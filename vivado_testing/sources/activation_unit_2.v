==> flow/design.v <==
`timescale 1ns / 1ps
module accumulator_element #(parameter DATA_WIDTH=16)
(
    input clk, rstn,
    input spike,
    output reg [DATA_WIDTH-1:0] accumulated_spikes
);
    always @ (posedge clk) begin
        if (! rstn) begin
            accumulated_spikes <= 0;
        end
        else if (spike) begin
            accumulated_spikes <= accumulated_spikes + 1;
        end
    end
endmodule
`timescale 1ns / 1ps
module activation_element #(parameter DATA_WIDTH=16)
(
    input clk, rstn,
    input signed [DATA_WIDTH-1:0] membrane_potential,
    input signed [DATA_WIDTH-1:0] in_threshold,
    output spike,
    output signed [DATA_WIDTH-1:0] accumulated_spikes
);
	threshold_element threshold (
		.membrane_potential (membrane_potential),
		.threshold (in_threshold),
		.spike (spike)
	);
	accumulator_element accumulator (
		.clk (clk),
		.rstn (rstn),
		.spike (spike),
		.accumulated_spikes (accumulated_spikes)
	);
endmodule
`timescale 1ns / 1ps
module activation_unit_2 #(parameter DATA_WIDTH=16, TIMER_WIDTH=5)
(
  input clk, rstn,
	input signed [DATA_WIDTH-1:0] threshold_0,
	input signed [DATA_WIDTH-1:0] membrane_potential_0,
	input signed [DATA_WIDTH-1:0] threshold_1,
	input signed [DATA_WIDTH-1:0] membrane_potential_1,
	output [TIMER_WIDTH-1:0] accumulated_spikes_0,
	output out_spike_0,
	output [TIMER_WIDTH-1:0] accumulated_spikes_1,
	output out_spike_1
);
	activation_element activation_element_0 (
		.clk (clk),
		.rstn (rstn),
		.membrane_potential (membrane_potential_0),
		.in_threshold (threshold_0),
		.spike (out_spike_0),
		.accumulated_spikes (accumulated_spikes_0)
	);
	activation_element activation_element_1 (
		.clk (clk),
		.rstn (rstn),
		.membrane_potential (membrane_potential_1),
		.in_threshold (threshold_1),
		.spike (out_spike_1),
		.accumulated_spikes (accumulated_spikes_1)
	);
endmodule
`timescale 1ns / 1ps
module threshold_element #(parameter DATA_WIDTH=16)
(
    input signed [DATA_WIDTH-1:0] membrane_potential,
    input signed [DATA_WIDTH-1:0] threshold,
    output spike
);
    assign spike = (membrane_potential >= threshold) ? 1 : 0;
endmodule
# Tool chain data of activation_unit_2
# Tool output for the design above, in the order of the flow.
# Line numbers count from 1 in the design file above.
# Cell names lack the library's common part.
# A cell with n/a has no value.
# setup
top_module	activation_unit_2
clk_port	clk
lib	sky130hd
corner	tt_025C_1v80

# After elaboration
# Yosys after proc, flatten, opt, wreduce and memory -nomap, before mapping. Enables and synchronous resets that opt folds into registers are not counted as muxes. Memory bits, and registers merged into a memory's read port (data or address), are not among the register bits. Print and check cells are not counted. Equal cells are merged and count once.
# op_classes
compare	2
n_logic	0
n_eq	0
div	0
shift	0
addsub	2
mux	2
reduce_and_logical	0
mul	0
# op_table
cell	count
adder 16 x 1 -> 16 bit with constant B	2
greater-or-equal comparator 16 bit	2
two-way mux 1 bit	2
# word_totals
clocked_rd_ports_x_width	0
input_bits	66
output_inout_bits	12
latch_bits	0
memories	0
register_bits	32
rom_bits	0
mem_bits_rw	0

# Longest topological paths
# Depth = most cells in a row (Yosys ltp): at word level without a register or memory, in the mapped netlist without a sequential cell, where the memories' decode and read muxes count.
# depth
word_depth	2
ABC_AREA	0
mapped_depth	9

# Synthesis result
# The flow's flattened synthesis, as Yosys stat reports it; memories are mapped. The netlist is that of the ABC_AREA named above (0 if unset); the other value can give another one.
# synth_totals
ff_cells	10
seq_area_mm2	0.0002002
cell_count	169
yosys_area_mm2	0.0013025
# by_type
cell_type	count	area_total_um2
ha_1	34	425.408
dfxtp_1	10	200.192
inv_1	35	131.376
a21oi_1	24	120.115
o31ai_1	7	52.55
or4_1	6	45.043
o21ai_0	8	40.038
a21o_1	4	30.029
and4_1	3	26.275
nand3_1	5	25.024
nand4_1	4	25.024
nand2_1	5	18.768
nor2b_1	3	18.768
o211ai_1	2	15.014
nor4_2	1	12.512
or3_1	2	12.512
buf_6	1	11.261
clkbuf_1	3	11.261
# Other cell types: 10; their cells: 12.
# The figures by module come from a second, unflattened synthesis with its own total; it is not the netlist above.
# hier_totals
hier_cells	274
area_unflattened_mm2	0.0023147
# Rows give one instance, submodules left out.
# by_module
module	instances	mod_area_mm2	cells	seq_area_mm2
accumulator_element	2	0.0007445	83	0.0003203
threshold_element	2	0.0004129	54	0
activation_element	2	0	0	0
activation_unit_2	1	0	0	0

# Worst setup path after synthesis
# Source: OpenSTA report_checks on the synthesized netlist (no wires, ideal clock, input and output delay 20% of the period each), path of least setup slack; recovery checks are left aside. Register names are those of the netlist, which keeps one name where synthesis merged equal registers.
# synth_path
kind	input to output
start	in threshold_0[1]
end	out out_spike_0
n_path_buf	1
launch_ps	1108
in_delay_ps	1108
path_delay_ps	1457
arrival_time_ps	2565
tclk_ps	5540
driving_pins	8
slack_ps	1867
period_less_setup_slack_ps	3673
# "path_delay_ps" is the arrival time less input delay plus setup time.
# A path that ends at an output port has no setup time.
# "driving_pins" counts driving pins, that of a launching flip-flop among them; a cell with two outputs on the path counts twice.
# "period_less_setup_slack_ps" is the clock period less the worst setup slack; recovery checks do not enter. This is arithmetic on one report: input and output delays are still those of the set period (20% each).
# The rows between start and end are the longest chain of elaborated cells between them; the timing report does not say that the signal goes this way. Where chains are equally long, one stands for them.
# Each line given opens the expression or statement behind the cell; cells for indexed reads and writes are added by Yosys, which also makes memories of some case tables.
# synth_via
cell_sequence	inv_1 ha_1 nor2b_1 o211a_1 o31ai_1 nor4bb_1 buf_6 nor2_1
elab_chain_len	2
cells_between	2
# synth_rtl
item	line	source
from (decl)	42	input signed [DATA_WIDTH-1:0] threshold_0,
greater-or-equal comparator 16 bit	75	assign spike = (membrane_potential >= threshold) ? 1 : 0;
two-way mux 1 bit	75
to (decl)	47	output out_spike_0,

# Path in the finished layout
# Path of least setup slack in the final report of run 1 (OpenROAD, finished layout, wires in). Where an end is a register, its clock arrival counts in the times.
# The report prints the path's times to 10 ps; the period is as set.
# layout_path
kind	input to output
start	in threshold_0[6]
end	out out_spike_0
driving_pins	9
tclk_ps	2520
launch_ps	500
n_path_buf	2
in_delay_ps	500
arrival_time_ps	1930
slack_ps	80
# The rows between start and end are the longest chain of elaborated cells between them; the timing report does not say that the signal goes this way. Where chains are equally long, one stands for them.
# layout_via
cell_sequence	dlygate4sd2_1 inv_1 ha_4 nand2_4 o21ai_2 a21oi_2 nor4bb_4 nor2_4 buf_6
elab_chain_len	2
cells_between	2
# layout_rtl
item	line	source
from (decl)	42	input signed [DATA_WIDTH-1:0] threshold_0,
greater-or-equal comparator 16 bit	75	assign spike = (membrane_potential >= threshold) ? 1 : 0;
two-way mux 1 bit	75
to (decl)	47	output out_spike_0,

# Design activation_unit_2 on sky130hd. What follows are 2 stored runs of the flow, each under its own settings; their order means nothing. The constraints put input and output delay at 20% of the set period each and load the outputs with 0.01 pF.
# "timing.achieved_period_ps" means the clock period less the worst setup slack. The figure is calculated, with input and output delays left at 20% of the set period.
# "worst_setup_path_time_ps" is the time allowed to the run's worst setup path (the clock period less input and output delay, where it has them) less its slack. Clock arrival times count: a late capture clock shortens it, a late launch clock lengthens it.
# "totalPower_w" rests on the timing tool's default activity at the inputs, not on a simulated workload.
# "worst_setup_path_time_ps" is known to 10 ps.
# A setting shown as - is not set for that run.
# Among the results, - means that no value is shown for the run.
stored run	period_ns	CORE_UTILIZATION	SETUP_SLACK_MARGIN	PLACE_DENSITY_LB_ADDON	HOLD_SLACK_MARGIN	CORE_ASPECT_RATIO	CELL_PAD_IN_SITES_GLOBAL_PLACEMENT	TNS_END_PERCENT	GPL_ROUTABILITY_DRIVEN	CAP_MARGIN	CORE_MARGIN	SLEW_MARGIN	totalPower_w	worstSetupSlack_ps	die_footprint_mm2	worst_setup_path_time_ps	worst_setup_path_type	final_cell_area_mm2	timing.achieved_period_ps	final_hold_ws_ps	post_route_util_frac	tns_ps	yosys.chip_area_mm2
run 1	2.52	33	0.26	0.02	0.08	0.7	0	90	0	20	2	20	0.0008051	83	0.0044737	1430	input to output	0.0027639	2437	484	0.718	0	0.0013025
run 2	1.93	43	0.39	0.29	-	-	3	25	-	20	4	20	-	-	-	-	-	-	-	-	-	-	-
# Run 2: stopped before the end: placement reported FLW-0024
