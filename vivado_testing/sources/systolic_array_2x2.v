==> flow/design.v <==
`timescale 1ns / 1ps
module fifo #(parameter DEPTH=8, DATA_WIDTH=8) 
(
    input clk, rstn,
    input w_en, r_en,
    input signed [DATA_WIDTH-1:0] in_data,
    output reg signed [DATA_WIDTH-1:0] out_data = 0,
    output full, empty
);
    reg [$clog2(DEPTH)-1:0] w_ptr, r_ptr;
    reg signed [DATA_WIDTH-1:0] fifo[DEPTH-1:0];
    always @ (posedge clk) begin
        if (! rstn) begin
            w_ptr <= 0;
        end
        else if (w_en & ! full) begin
            fifo[w_ptr] <= in_data;
            w_ptr <= w_ptr + 1;
        end
    end
    always @ (posedge clk) begin
        if (! rstn) begin
            out_data <= 0;
            r_ptr <= 0;
        end
        else if (r_en & ! empty) begin
            out_data <= fifo[r_ptr];
            r_ptr <= r_ptr + 1;
        end
    end
    assign full = ((w_ptr + 1'b1) == r_ptr);
    assign empty = (w_ptr == r_ptr);
endmodule
`timescale 1ns / 1ps
module integer_mac_pe #(parameter DATA_WIDTH=8)
(
    input clk, rstn,
    input signed [DATA_WIDTH-1:0] in_row,
    input signed [DATA_WIDTH-1:0] in_col,
    output reg signed [DATA_WIDTH-1:0] out_row = 0,
    output reg signed [DATA_WIDTH-1:0] out_col = 0,
    output reg signed [DATA_WIDTH-1:0] out_data = 0
);
    always @ (posedge clk) begin
        if (! rstn) begin
            out_data <= 0;
            out_row <= 0;
            out_col <= 0;
        end
        else
            out_data <= out_data + (in_row * in_col);
            out_row <= in_row;
            out_col <= in_col;
    end
endmodule
`timescale 1ns / 1ps
module systolic_array_2x2 #(parameter DEPTH=8, DATA_WIDTH=16) (
	input clk, rstn,
	input signed [DATA_WIDTH-1:0] in_row_0,
	input row_fifo_0_r_en, row_fifo_0_w_en,
	input signed [DATA_WIDTH-1:0] in_row_1,
	input row_fifo_1_r_en, row_fifo_1_w_en,
	input signed [DATA_WIDTH-1:0] in_col_0,
	input col_fifo_0_r_en, col_fifo_0_w_en,
	input signed [DATA_WIDTH-1:0] in_col_1,
	input col_fifo_1_r_en, col_fifo_1_w_en,
	output signed [DATA_WIDTH-1:0] out_data_0_0,
	output signed [DATA_WIDTH-1:0] out_data_0_1,
	output signed [DATA_WIDTH-1:0] out_data_1_0,
	output signed [DATA_WIDTH-1:0] out_data_1_1
);
	wire signed [DATA_WIDTH-1:0] row_fifo_0_out;
	fifo  row_fifo_0 (
		.clk (clk),
		.rstn (rstn),
		.w_en (row_fifo_0_w_en),
		.r_en (row_fifo_0_r_en),
		.in_data (in_row_0),
		.out_data (row_fifo_0_out),
		.full (row_fifo_0_full),
		.empty(row_fifo_0_empty)
	);
	wire signed [DATA_WIDTH-1:0] row_fifo_1_out;
	fifo  row_fifo_1 (
		.clk (clk),
		.rstn (rstn),
		.w_en (row_fifo_1_w_en),
		.r_en (row_fifo_1_r_en),
		.in_data (in_row_1),
		.out_data (row_fifo_1_out),
		.full (row_fifo_1_full),
		.empty(row_fifo_1_empty)
	);
	wire signed [DATA_WIDTH-1:0] col_fifo_0_out;
	fifo  col_fifo_0 (
		.clk (clk),
		.rstn (rstn),
		.w_en (col_fifo_0_w_en),
		.r_en (col_fifo_0_r_en),
		.in_data (in_col_0),
		.out_data (col_fifo_0_out),
		.full (col_fifo_0_full),
		.empty(col_fifo_0_empty)
	);
	wire signed [DATA_WIDTH-1:0] col_fifo_1_out;
	fifo  col_fifo_1 (
		.clk (clk),
		.rstn (rstn),
		.w_en (col_fifo_1_w_en),
		.r_en (col_fifo_1_r_en),
		.in_data (in_col_1),
		.out_data (col_fifo_1_out),
		.full (col_fifo_1_full),
		.empty(col_fifo_1_empty)
	);
	wire signed [DATA_WIDTH-1:0] out_col_0_0;
	wire signed [DATA_WIDTH-1:0] out_row_0_0;
	integer_mac_pe mac_pe_0_0 (
		.clk (clk),
		.rstn (rstn),
		.in_row (row_fifo_0_out),
		.in_col (col_fifo_0_out),
		.out_row (out_row_0_0),
		.out_col (out_col_0_0),
		.out_data (out_data_0_0)
	);
	wire signed [DATA_WIDTH-1:0] out_col_0_1;
	wire signed [DATA_WIDTH-1:0] out_row_0_1;
	integer_mac_pe mac_pe_0_1 (
		.clk (clk),
		.rstn (rstn),
		.in_row (out_row_0_0),
		.in_col (col_fifo_1_out),
		.out_row (out_row_0_1),
		.out_col (out_col_0_1),
		.out_data (out_data_0_1)
	);
	wire signed [DATA_WIDTH-1:0] out_col_1_0;
	wire signed [DATA_WIDTH-1:0] out_row_1_0;
	integer_mac_pe mac_pe_1_0 (
		.clk (clk),
		.rstn (rstn),
		.in_row (row_fifo_1_out),
		.in_col (out_col_0_0),
		.out_row (out_row_1_0),
		.out_col (out_col_1_0),
		.out_data (out_data_1_0)
	);
	wire signed [DATA_WIDTH-1:0] out_col_1_1;
	wire signed [DATA_WIDTH-1:0] out_row_1_1;
	integer_mac_pe mac_pe_1_1 (
		.clk (clk),
		.rstn (rstn),
		.in_row (out_row_1_0),
		.in_col (out_col_0_1),
		.out_row (out_row_1_1),
		.out_col (out_col_1_1),
		.out_data (out_data_1_1)
	);
endmodule
== Tool chain data of systolic_array_2x2 ==
The steps from the RTL of systolic_array_2x2 to its reports follow in flow order.
Line numbers count from 1 in the design file above.
Operators: Yosys type, input widths -> output width; for muxes data width and select width s.
Library cell names are shortened.
The mark -- stands for no value.

* Top: systolic_array_2x2
* Clock: clk
* Cell library: sky130hd
* Timing corner: tt_025C_1v80

== Word-level counts ==
Counts by Yosys on the flattened word-level netlist (proc, flatten, opt, wreduce; memories kept). Register bits leave out memories and registers merged into their read ports (data or address); mux counts leave out enables and synchronous resets folded into registers. Print and check cells are left out.
Memory sizes are those after Yosys's memory passes, which may raise the word count (mostly to a power of two), join words into wider ones and drop unused or constant bits.

* Word-level cells: 92
* Input port bits: 74
* Register bits after elaboration: 88
* Memory bits (writable): 256
* Clocked read ports x word width: 32
* Memories: 4

* Eq/ne operators: 8
* Multiply operators: 4
* Bitwise operators: 8
* Muxes and demuxes: 24
* Add/sub/neg operators: 16
* Reductions and logical operators: 12

{| class="wikitable"
|+ Memories
! name !! depth !! width !! read ports !! wr ports !! RTL line !! RTL
|-
| col_fifo_0.fifo || 8 || 8 || 1 || 1 || 11 || <nowiki>reg signed [DATA_WIDTH-1:0] fifo[DEPTH-1:0];</nowiki>
|-
| col_fifo_1.fifo || 8 || 8 || 1 || 1 || 11 ||
|-
| row_fifo_0.fifo || 8 || 8 || 1 || 1 || 11 ||
|-
| row_fifo_1.fifo || 8 || 8 || 1 || 1 || 11 ||
|}

{| class="wikitable"
|+ Operator list
! cell !! count
|-
| $mul 8x8->8 || 4
|-
| $mux 8 || 8
|-
| $add 3x1->3 const B || 12
|-
| $add 8x8->8 || 4
|-
| $eq 3x3->1 || 8
|-
| $mux 3 || 8
|-
| $logic_not 1->1 || 12
|-
| $and 1x1->1 || 8
|-
| $mux 1 || 8
|}

== Logic depth ==
Depth = most cells in a row (Yosys ltp): at word level without a register or memory, in the mapped netlist without a sequential cell, where the memories' decode and read muxes count.

* Depth after elaboration: 6
* ABC_AREA: 0
* Depth in mapped cells: 16
* Gate-level depth less buffers: 16

== Synthesis result ==
Yosys stat after the flow's synthesis: flattened, memories mapped to cells. It holds for the ABC_AREA given above (unset counts as 0); a run with the other value may have another netlist.

* Mapped flip-flops: 376
* Sequential area: 10089.7 um^2
* Buffer cells: 78
* Standard cells after synthesis: 1303
* Synthesis area: 18298.8 um^2

{| class="wikitable"
|+ Cell types
! cell !! count !! total area (um^2)
|-
| edfxtp_1 || 256 || 7.69E+03
|-
| dfxtp_1 || 120 || 2.4E+03
|-
| fa_1 || 72 || 1.44E+03
|-
| mux4_2 || 64 || 1.44E+03
|-
| ha_1 || 88 || 1.1E+03
|-
| and2_1 || 81 || 506.736
|-
| inv_1 || 133 || 499.229
|-
| nand2_1 || 132 || 495.475
|-
| xnor2_1 || 53 || 464.195
|-
| xnor3_1 || 15 || 337.824
|-
| mux2i_1 || 32 || 320.307
|-
| buf_4 || 40 || 300.288
|-
| o21ai_0 || 34 || 170.163
|-
| xor2_1 || 19 || 166.41
|-
| a21oi_1 || 26 || 130.125
|-
| nor2b_1 || 19 || 118.864
|-
| buf_2 || 23 || 115.11
|-
| nor3_1 || 16 || 80.077
|}

Other cell types: 21; their cells: 80.
The figures by module come from a second, unflattened synthesis with its own total; it is not the netlist above.

* Cell total of the unflattened synthesis: 1408
* Area total of the unflattened synthesis: 19809.0 um^2

Rows give one instance, submodules left out.

{| class="wikitable"
|+ Modules
! module !! area (um^2) !! sequential area (um^2) !! cells !! times used
|-
| fifo || 3289.4 || 2202.1 || 196 || 4
|-
| integer_mac_pe || 1602.8 || 480.5 || 148 || 4
|-
| systolic_array_2x2 || 240.2 || 0.0 || 32 || 1
|}

== Timing after synthesis ==
OpenSTA on the mapped netlist: ideal clock, no wires. The path of least setup slack (recovery checks aside). Input and output delay are each 20% of the period. Register names are those of the netlist, which keeps one name where synthesis merged equal registers.

* Path kind: reg2reg
* Start: reg mac_pe_0_0.out_col[0]
* End: reg mac_pe_1_0.out_data[7]
* Arrival time: 3.878 ns
* Path buffers: 0
* Stages on the path: 15
* Required time: 6.875 ns
* Setup time: 0.065 ns
* Setup slack: 2.997 ns
* Period: 6.94 ns
* Delay of the path: 3.943 ns
* Synthesis period reached: 3.943 ns

"delay of the path" is the arrival time less input delay plus setup time.
"stages on the path" counts driving pins, that of a launching flip-flop among them; a cell with two outputs on the path counts twice.
"synthesis period reached" = period - worst setup slack (recovery checks aside). The figure is calculated, with input and output delays left at 20% of the set period.
Between the ends stands the longest chain of elaborated cells between them, by number of cells; it is not shown to be the way that was timed. Of several equally long chains one is given.
Each line given opens the expression or statement behind the cell; cells for indexed reads and writes are added by Yosys, which also makes memories of some case tables.

* Cell sequence: dfxtp_1 nand2_1 fa_1 inv_1 fa_1 inv_1 fa_1 inv_1 fa_1 ha_1 xnor2_2 xnor3_1 xnor3_1 xnor3_1 nor2b_1
* Length of the longest elaborated chain: 2
* Elaborated cells on any way between the ends: 2
* Source lines of those cells: 1

{| class="wikitable"
|+ RTL lines, path after synthesis
! element !! RTL line !! RTL
|-
| start, declared || 41 || <nowiki>output reg signed [DATA_WIDTH-1:0] out_col = 0,</nowiki>
|-
| start, assigned || 48 || <nowiki>out_col <= 0;</nowiki>
|-
| start, assigned || 53 || <nowiki>out_col <= in_col;</nowiki>
|-
| $mul 8x8->8 || 51 || <nowiki>out_data <= out_data + (in_row * in_col);</nowiki>
|-
| $add 8x8->8 || 51 ||
|-
| end, assigned || 46 || <nowiki>out_data <= 0;</nowiki>
|-
| end, assigned || 51 ||
|-
| end, declared || 42 || <nowiki>output reg signed [DATA_WIDTH-1:0] out_data = 0</nowiki>
|}

== Worst path after layout ==
Path of least setup slack in the final report of run A (OpenROAD, finished layout, wires in). Where an end is a register, its clock arrival counts in the times.

* Path kind: reg2reg
* Start: reg mac_pe_0_0.out_col[1]
* End: reg mac_pe_1_0.out_data[7]
* Stages on the path: 15
* Path buffers: 0
* Period: 3.01 ns
* Setup slack: -0.85 ns
* Required time: 3.51 ns
* Arrival time: 4.37 ns
* Setup time: 0.07 ns

Between the ends stands the longest chain of elaborated cells between them, by number of cells; it is not shown to be the way that was timed. Of several equally long chains one is given.

* Cell sequence: dfxtp_4 nand2_2 fa_1 inv_1 fa_1 inv_1 fa_1 inv_1 fa_1 ha_4 ha_4 a21oi_4 xnor2_2 xnor3_1 nor2b_1
* Length of the longest elaborated chain: 2
* Elaborated cells on any way between the ends: 2
* Source lines of those cells: 1

{| class="wikitable"
|+ RTL lines, path after layout
! element !! RTL line !! RTL
|-
| start, declared || 41 || <nowiki>output reg signed [DATA_WIDTH-1:0] out_col = 0,</nowiki>
|-
| start, assigned || 48 || <nowiki>out_col <= 0;</nowiki>
|-
| start, assigned || 53 || <nowiki>out_col <= in_col;</nowiki>
|-
| $mul 8x8->8 || 51 || <nowiki>out_data <= out_data + (in_row * in_col);</nowiki>
|-
| $add 8x8->8 || 51 ||
|-
| end, assigned || 46 || <nowiki>out_data <= 0;</nowiki>
|-
| end, assigned || 51 ||
|-
| end, declared || 42 || <nowiki>output reg signed [DATA_WIDTH-1:0] out_data = 0</nowiki>
|}

Ticket comment

Flow measurements of systolic_array_2x2 on sky130hd: 2 stored runs with different settings, listed in no order. Input and output delays are each 20% of the period that was set; the output load is 0.01 pF.
"achieved clock period" = clock period - worst setup slack. The figure is calculated, with input and output delays left at 20% of the set period.
By "critical path time" is meant the share of the clock period that the worst setup path is allowed (20% is reserved at inputs, 20% at outputs), minus its slack. Clock arrival times at its registers enter into it.
"total design power" is the tool's figure for a default switching activity; nothing was simulated.

=== Run A ===
{| class="wikitable"
! Setting !! Value
|-
| period_ns || 3.01
|-
| CORE_UTILIZATION || 27
|-
| SETUP_SLACK_MARGIN || 0.02
|-
| PLACE_DENSITY || 0.47
|-
| CORE_MARGIN || 2
|-
| CELL_PAD_IN_SITES_DETAIL_PLACEMENT || 2
|-
| TNS_END_PERCENT || 50
|-
| CTS_CLUSTER_SIZE || 91
|-
| CAP_MARGIN || 20
|-
| SLEW_MARGIN || 20
|-
! Result !! Value
|-
| Total design power || 18.596 mW
|-
| Setup slack of the worst path || -0.854 ns
|-
| Full die area || 69873.0 um^2
|-
| Critical path time || 3.86 ns
|-
| Critical path kind || reg2reg
|-
| Total negative slack || -7.307 ns
|-
| Worst hold slack in the final report || 0.393 ns
|-
| Achieved clock period || 3.864 ns
|-
| Utilization || 34.4 %
|-
| Synthesis area || 18298.8 um^2
|-
| Standard-cell area of the final layout || 23120.9 um^2
|}

=== Run B ===
{| class="wikitable"
! Setting !! Value
|-
| period_ns || 2.47
|-
| CORE_UTILIZATION || 55
|-
| PLACE_DENSITY_LB_ADDON || 0.21
|-
| CELL_PAD_IN_SITES_DETAIL_PLACEMENT || 1
|-
| GPL_TIMING_DRIVEN || 1
|-
| GPL_ROUTABILITY_DRIVEN || 0
|-
| MIN_ROUTING_LAYER || met1
|-
| CAP_MARGIN || 20
|-
| CORE_MARGIN || 2
|-
| SLEW_MARGIN || 20
|-
! Result !! Value
|-
| Utilization || 70.7 %
|-
| Synthesis area || 18298.8 um^2
|-
| Critical path time || 4.19 ns
|-
| Critical path kind || reg2reg
|-
| Setup slack of the worst path || -1.724 ns
|-
| Worst hold slack in the final report || 0.331 ns
|-
| Total negative slack || -21.989 ns
|-
| Achieved clock period || 4.194 ns
|-
| Standard-cell area of the final layout || 23047.1 um^2
|-
| Total design power || 24.454 mW
|-
| Full die area || 34745.0 um^2
|}
